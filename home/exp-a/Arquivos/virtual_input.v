==> flow/design.v <==
module virtual_input (number, control, button3, button2, button1, button0, switch17,
	switch16, switch15, switch14, switch13, switch12, switch11, switch10,
	switch9, switch8, switch7, switch6, switch5, switch4, switch3, switch2,
	switch1, switch0);
	input [4:0]number;
	input control;
	output reg button3, button2, button1, button0;
	output reg switch17, switch16, switch15, switch14, switch13, switch12, 
	switch11, switch10, switch9, switch8, switch7, switch6, switch5,
	switch4, switch3, switch2, switch1, switch0;
	always @(posedge control)
	begin
		button3  <= button3 ;
		button2  <= button2 ;
		button1  <= button1 ;
		button0  <= button0 ;
		switch17 <= switch17;
		switch16 <= switch16;
		switch15 <= switch15;
		switch14 <= switch14;
		switch13 <= switch13;
		switch12 <= switch12;
		switch11 <= switch11;
		switch10 <= switch10;
		switch9  <= switch9 ;
		switch8  <= switch8 ;
		switch7  <= switch7 ;
		switch6  <= switch6 ;
		switch5  <= switch5 ;
		switch4  <= switch4 ;
		switch3  <= switch3 ;
		switch2  <= switch2 ;
		switch1  <= switch1 ;
		switch0  <= switch0 ;
		case(number)
			5'b00000:	button3  <= ~button3 ;
			5'b00001: 	button2  <= ~button2 ;
			5'b00010: 	button1  <= ~button1 ;
			5'b00011:	button0  <= ~button0 ;
			5'b00100:	switch17 <= ~switch17;
			5'b00101:	switch16 <= ~switch16;
			5'b00110:	switch15 <= ~switch15;
			5'b00111:	switch14 <= ~switch14;
			5'b01000:	switch13 <= ~switch13;
			5'b01001:	switch12 <= ~switch12;
			5'b01010:	switch11 <= ~switch11;
			5'b01011:	switch10 <= ~switch10;
			5'b01100:	switch9  <= ~switch9 ;
			5'b01101:	switch8  <= ~switch8 ;
			5'b01110:	switch7  <= ~switch7 ;
			5'b01111:	switch6  <= ~switch6 ;
			5'b10000:	switch5  <= ~switch5 ;
			5'b10001:	switch4  <= ~switch4 ;
			5'b10010:	switch3  <= ~switch3 ;
			5'b10011:	switch2  <= ~switch2 ;
			5'b10100:	switch1  <= ~switch1 ;
			5'b10101:	switch0  <= ~switch0 ;
			default:
			begin
				button3 <= 1;
				button2 <= 1;
				button1 <= 1;
				button0 <= 1;
				switch17 <= 0;
				switch16 <= 0;
				switch15 <= 0;
				switch14 <= 0;
				switch13 <= 0;
				switch12 <= 0;
				switch11 <= 0;
				switch10 <= 0;
				switch9 <= 0;
				switch8 <= 0;
				switch7 <= 0;
				switch6 <= 0;
				switch5 <= 0;
				switch4 <= 0;
				switch3 <= 0;
				switch2 <= 0;
				switch1 <= 0;
				switch0 <= 0;
			end
		endcase
	end
endmodule
# Tool chain data of virtual_input
# What the tools print for virtual_input, step after step.
# Line numbers count from 1 in the design file above.
# Library cell names are shortened.
inputs:
  design: "virtual_input"
  clock: "control"
  lib: "sky130hd"
  pvt_corner: "tt_025C_1v80"

# After elaboration
# Yosys after proc, flatten, opt, wreduce and memory -nomap, before mapping. Memory bits, and registers merged into a memory's read port (data or address), are not among the register bits. Print and check cells are not counted. Equal cells are merged and count once.
classes:
  shift: 0
  muxes: 22
  multipliers: 0
  cmp: 0
  n_addsub: 0
  n_div: 0
  n_eq: 21
  reduce_and_logical: 23
  logic: 22
ops:
  columns: ["cell", "count"]
  rows:
  - ["OR reduction 21 bit", 22]
  - ["case mux 1 bit (select 2 bit)", 22]
  - ["== test 5 x 4 -> 1 bit with constant B", 8]
  - ["== test 5 bit with constant B", 6]
  - ["inverter 1 bit", 22]
  - ["== test 5 x 3 -> 1 bit with constant B", 4]
  - ["== test 5 x 2 -> 1 bit with constant B", 2]
  - ["== test 5 x 1 -> 1 bit with constant B", 1]
  - ["zero test 5 bit", 1]
bits:
  n_memories: 0
  out_inout_bits: 22
  clocked_rd_ports_x_width: 0
  latchBits: 0
  mem_bits_ro: 0
  mem_bits_rw: 0
  register_bits: 22

# Longest topological paths
# Depth = most cells in a row (Yosys ltp): at word level without a register or memory, in the mapped netlist without a sequential cell, where the memories' decode and read muxes count.
logic_depth:
  ltp_word: 3
  abc_area: 1
  mapped_depth: 9
  ltp_nobuf: 8

# Synthesis result
# The flow's flattened synthesis, as Yosys stat reports it; memories are mapped. The netlist is that of the ABC_AREA named above (0 if unset); the other value can give another one.
synth_totals:
  ffs: 22
  mapped_cells: 188
  mapped_area_um2: 1463.9
types:
  columns: ["cell", "count", "type_area_um2"]
  rows:
  - ["edfxtp_1", 22, 660.634]
  - ["nor2_1", 48, 180.173]
  - ["nand3_1", 27, 135.13]
  - ["nand2_1", 29, 108.854]
  - ["inv_1", 16, 60.058]
  - ["nand2_2", 9, 56.304]
  - ["nor2_4", 5, 56.304]
  - ["nor2_2", 5, 31.28]
  - ["nand2_4", 2, 22.522]
  - ["nand3b_1", 3, 22.522]
  - ["inv_2", 5, 18.768]
  - ["nand3_4", 1, 17.517]
  - ["a21oi_1", 3, 15.014]
  - ["nor3_1", 3, 15.014]
  - ["o21ai_0", 3, 15.014]
  - ["nand4_1", 2, 12.512]
  - ["nand3_2", 1, 10.01]
  - ["buf_4", 1, 7.507]
# Other cell types: 3; their cells: 3.

# Worst setup path after synthesis
# Path of least setup slack by OpenSTA after synthesis, without wires, with an ideal clock, recovery checks aside; 20% of the period is set as input and as output delay. Where synthesis merged equal registers, the netlist keeps one of their names.
synth_path:
  path_kind: "input port to flip-flop"
  start: "in number[4]"
  end: "reg switch8"
  path_buffers: 1
  setup_time_ns: 0.299
  t_arrival_ns: 1.135
  t_first_pin_ns: 0.236
  stages: 9
  t_required_ns: 0.881
  path_slack_ns: -0.254
  delay_ns: 1.198
  clock_period_ns: 1.18
  synth_period_reached_ns: 1.434
# "delay_ns" is the arrival time less input delay plus setup time.
# "stages": output pins that drive a net of the path, with the launching flip-flop's if there is one; two outputs of one cell count as two.
# "synth_period_reached_ns" is the clock period less the worst setup slack; recovery checks do not enter. This is arithmetic on one report: input and output delays are still those of the set period (20% each).
# The rows between start and end are the longest chain of elaborated cells between them; the timing report does not say that the signal goes this way. Where chains are equally long, one stands for them.
# A line is the first line of the expression or statement that the cell stems from. Yosys adds cells for indexed reads and writes and turns some case tables into memories.
# At most two assigning lines are given for a register; there are more.
# Only ways into the end's enable, where the timed path ends, are counted here.
synth_via:
  cell_sequence: "buf_4 > inv_2 > nand2_1 > inv_2 > nand2_2 > nand2_2 > nor2_4 > nand2_4 > nor2_1"
  elab_chain_len: 2
synth_lines:
  columns: ["element", "line", "source"]
  rows:
  - ["from (decl)", 5, "input [4:0]number;"]
  - ["== test 5 bit", 35, "case(number)"]
  - ["OR reduction 21 bit", null, null]
  - ["to (assign)", 26, "switch8 <= switch8 ;"]
  - ["to (assign)", 49, "5'b01101: switch8 <= ~switch8 ;"]
  - ["to (decl)", 9, "switch11, switch10, switch9, switch8, switch7, switch6, switch5,"]

# Path in the finished layout
# From the final timing report of record 1: the path of least setup slack in the routed layout; clock arrival at registers is part of the times.
layout_path:
  path_kind: "input port to flip-flop"
  start: "in number[4]"
  end: "reg switch0"
  stages: 9
  path_slack_ns: 0.20
  setup_time_ns: 0.28
  path_buffers: 1
  t_required_ns: 2.19
  t_first_pin_ns: 0.44
  t_arrival_ns: 1.99
  clock_period_ns: 2.21
# The rows between start and end are the longest chain of elaborated cells between them; the timing report does not say that the signal goes this way. Where chains are equally long, one stands for them.
# At most two assigning lines are given for a register; there are more.
# Only ways into the end's enable, where the timed path ends, are counted here.
layout_via:
  cell_sequence: "clkdlybuf4s50_1 > inv_2 > nand2_1 > inv_2 > nand2_1 > nand2_2 > nor2_4 > nand3_4 > nor2_1"
  elab_chain_len: 2
layout_lines:
  columns: ["element", "line", "source"]
  rows:
  - ["from (decl)", 5, "input [4:0]number;"]
  - ["== test 5 bit", 35, "case(number)"]
  - ["OR reduction 21 bit", null, null]
  - ["to (assign)", 34, "switch0 <= switch0 ;"]
  - ["to (assign)", 57, "5'b10101: switch0 <= ~switch0 ;"]
  - ["to (decl)", 10, "switch4, switch3, switch2, switch1, switch0;"]

Ticket comment

virtual_input through Yosys and OpenROAD on sky130hd: 2 stored runs, unordered, with their settings and measured results. The constraints put input and output delay at 20% of the set period each and load the outputs with 0.01 pF.
"worst_setup_path_time_ns": the worst setup path's part of the clock period (all of it between registers, 20% less for each end at a port) less its slack. A launch clock that arrives late makes it longer, a capture clock that arrives late makes it shorter.
"power_total_w": no workload was simulated; the value follows from the tool's default switching activity.

--- record 1 ---
==> flow/run.sh <==
#!/bin/bash
# the make line also repeats the synthesis and layout settings of config.mk as NAME=value (left out here)
make -C /OpenROAD-flow-scripts/flow DESIGN_CONFIG=/design/flow/config.mk WORK_HOME=/design/flow/orfs CLKGATE_MAP_FILE= finish
==> flow/config.mk <==
export PLATFORM = sky130hd
export DESIGN_NAME = virtual_input
export DESIGN_NICKNAME = virtual_input
export VERILOG_FILES = /design/flow/design.v
export SDC_FILE = /design/flow/constraint.sdc
export NUM_CORES = 4
export LEC_CHECK = 0
export ABC_AREA = 1
export CAP_MARGIN = 20
export CELL_PAD_IN_SITES_GLOBAL_PLACEMENT = 0
export CORE_ASPECT_RATIO = 1.58
export CORE_MARGIN = 2
export CORE_UTILIZATION = 26
export CTS_CLUSTER_DIAMETER = 365
export GPL_TIMING_DRIVEN = 1
export PLACE_DENSITY_LB_ADDON = 0.23
export SLEW_MARGIN = 15
==> flow/constraint.sdc <==
create_clock -name core_clock -period 2.21 [get_ports {control}]
set_input_delay 0.4420 -clock core_clock [delete_from_list [all_inputs] [get_ports {control}]]
set_output_delay 0.4420 -clock core_clock [all_outputs]
set_load 0.01 [all_outputs]

==> results, as YAML <==
results:
  power_total_w: 0.001105
  ws_setup_ns: 0.200
  total_negative_slack_ns: 0.000
  synth_chip_area_um2: 1463.9
  worst_setup_path_time_ns: 1.57
  critical_path_type: "input port to flip-flop"
  finish.stdcell_area_um2: 2133.3
  die_um2: 6262.5

--- record 2 ---
==> flow/run.sh <==
#!/bin/bash
# the make line also repeats the synthesis and layout settings of config.mk as NAME=value (left out here)
make -C /OpenROAD-flow-scripts/flow DESIGN_CONFIG=/design/flow/config.mk WORK_HOME=/design/flow/orfs CLKGATE_MAP_FILE= finish
==> flow/config.mk <==
export PLATFORM = sky130hd
export DESIGN_NAME = virtual_input
export DESIGN_NICKNAME = virtual_input
export VERILOG_FILES = /design/flow/design.v
export SDC_FILE = /design/flow/constraint.sdc
export NUM_CORES = 4
export LEC_CHECK = 0
export ABC_AREA = 1
export CAP_MARGIN = 20
export CELL_PAD_IN_SITES_DETAIL_PLACEMENT = 1
export CELL_PAD_IN_SITES_GLOBAL_PLACEMENT = 2
export CORE_ASPECT_RATIO = 0.85
export CORE_MARGIN = 9
export CORE_UTILIZATION = 39
export CTS_CLUSTER_SIZE = 99
export MAX_ROUTING_LAYER = met5
export MIN_ROUTING_LAYER = met1
export PLACE_DENSITY_LB_ADDON = 0.19
export SETUP_SLACK_MARGIN = -0.12
export SLEW_MARGIN = 20
export TNS_END_PERCENT = 40
==> flow/constraint.sdc <==
create_clock -name core_clock -period 1.24 [get_ports {control}]
set_input_delay 0.2480 -clock core_clock [delete_from_list [all_inputs] [get_ports {control}]]
set_output_delay 0.2480 -clock core_clock [all_outputs]
set_load 0.01 [all_outputs]

==> results, as YAML <==
results:
  worst_setup_path_time_ns: 1.17
  critical_path_type: "input port to flip-flop"
  ws_setup_ns: -0.176
  die_um2: 6290.3
  power_total_w: 0.002547
  synth_chip_area_um2: 1463.9
  total_negative_slack_ns: -3.633
  finish.stdcell_area_um2: 2628.8
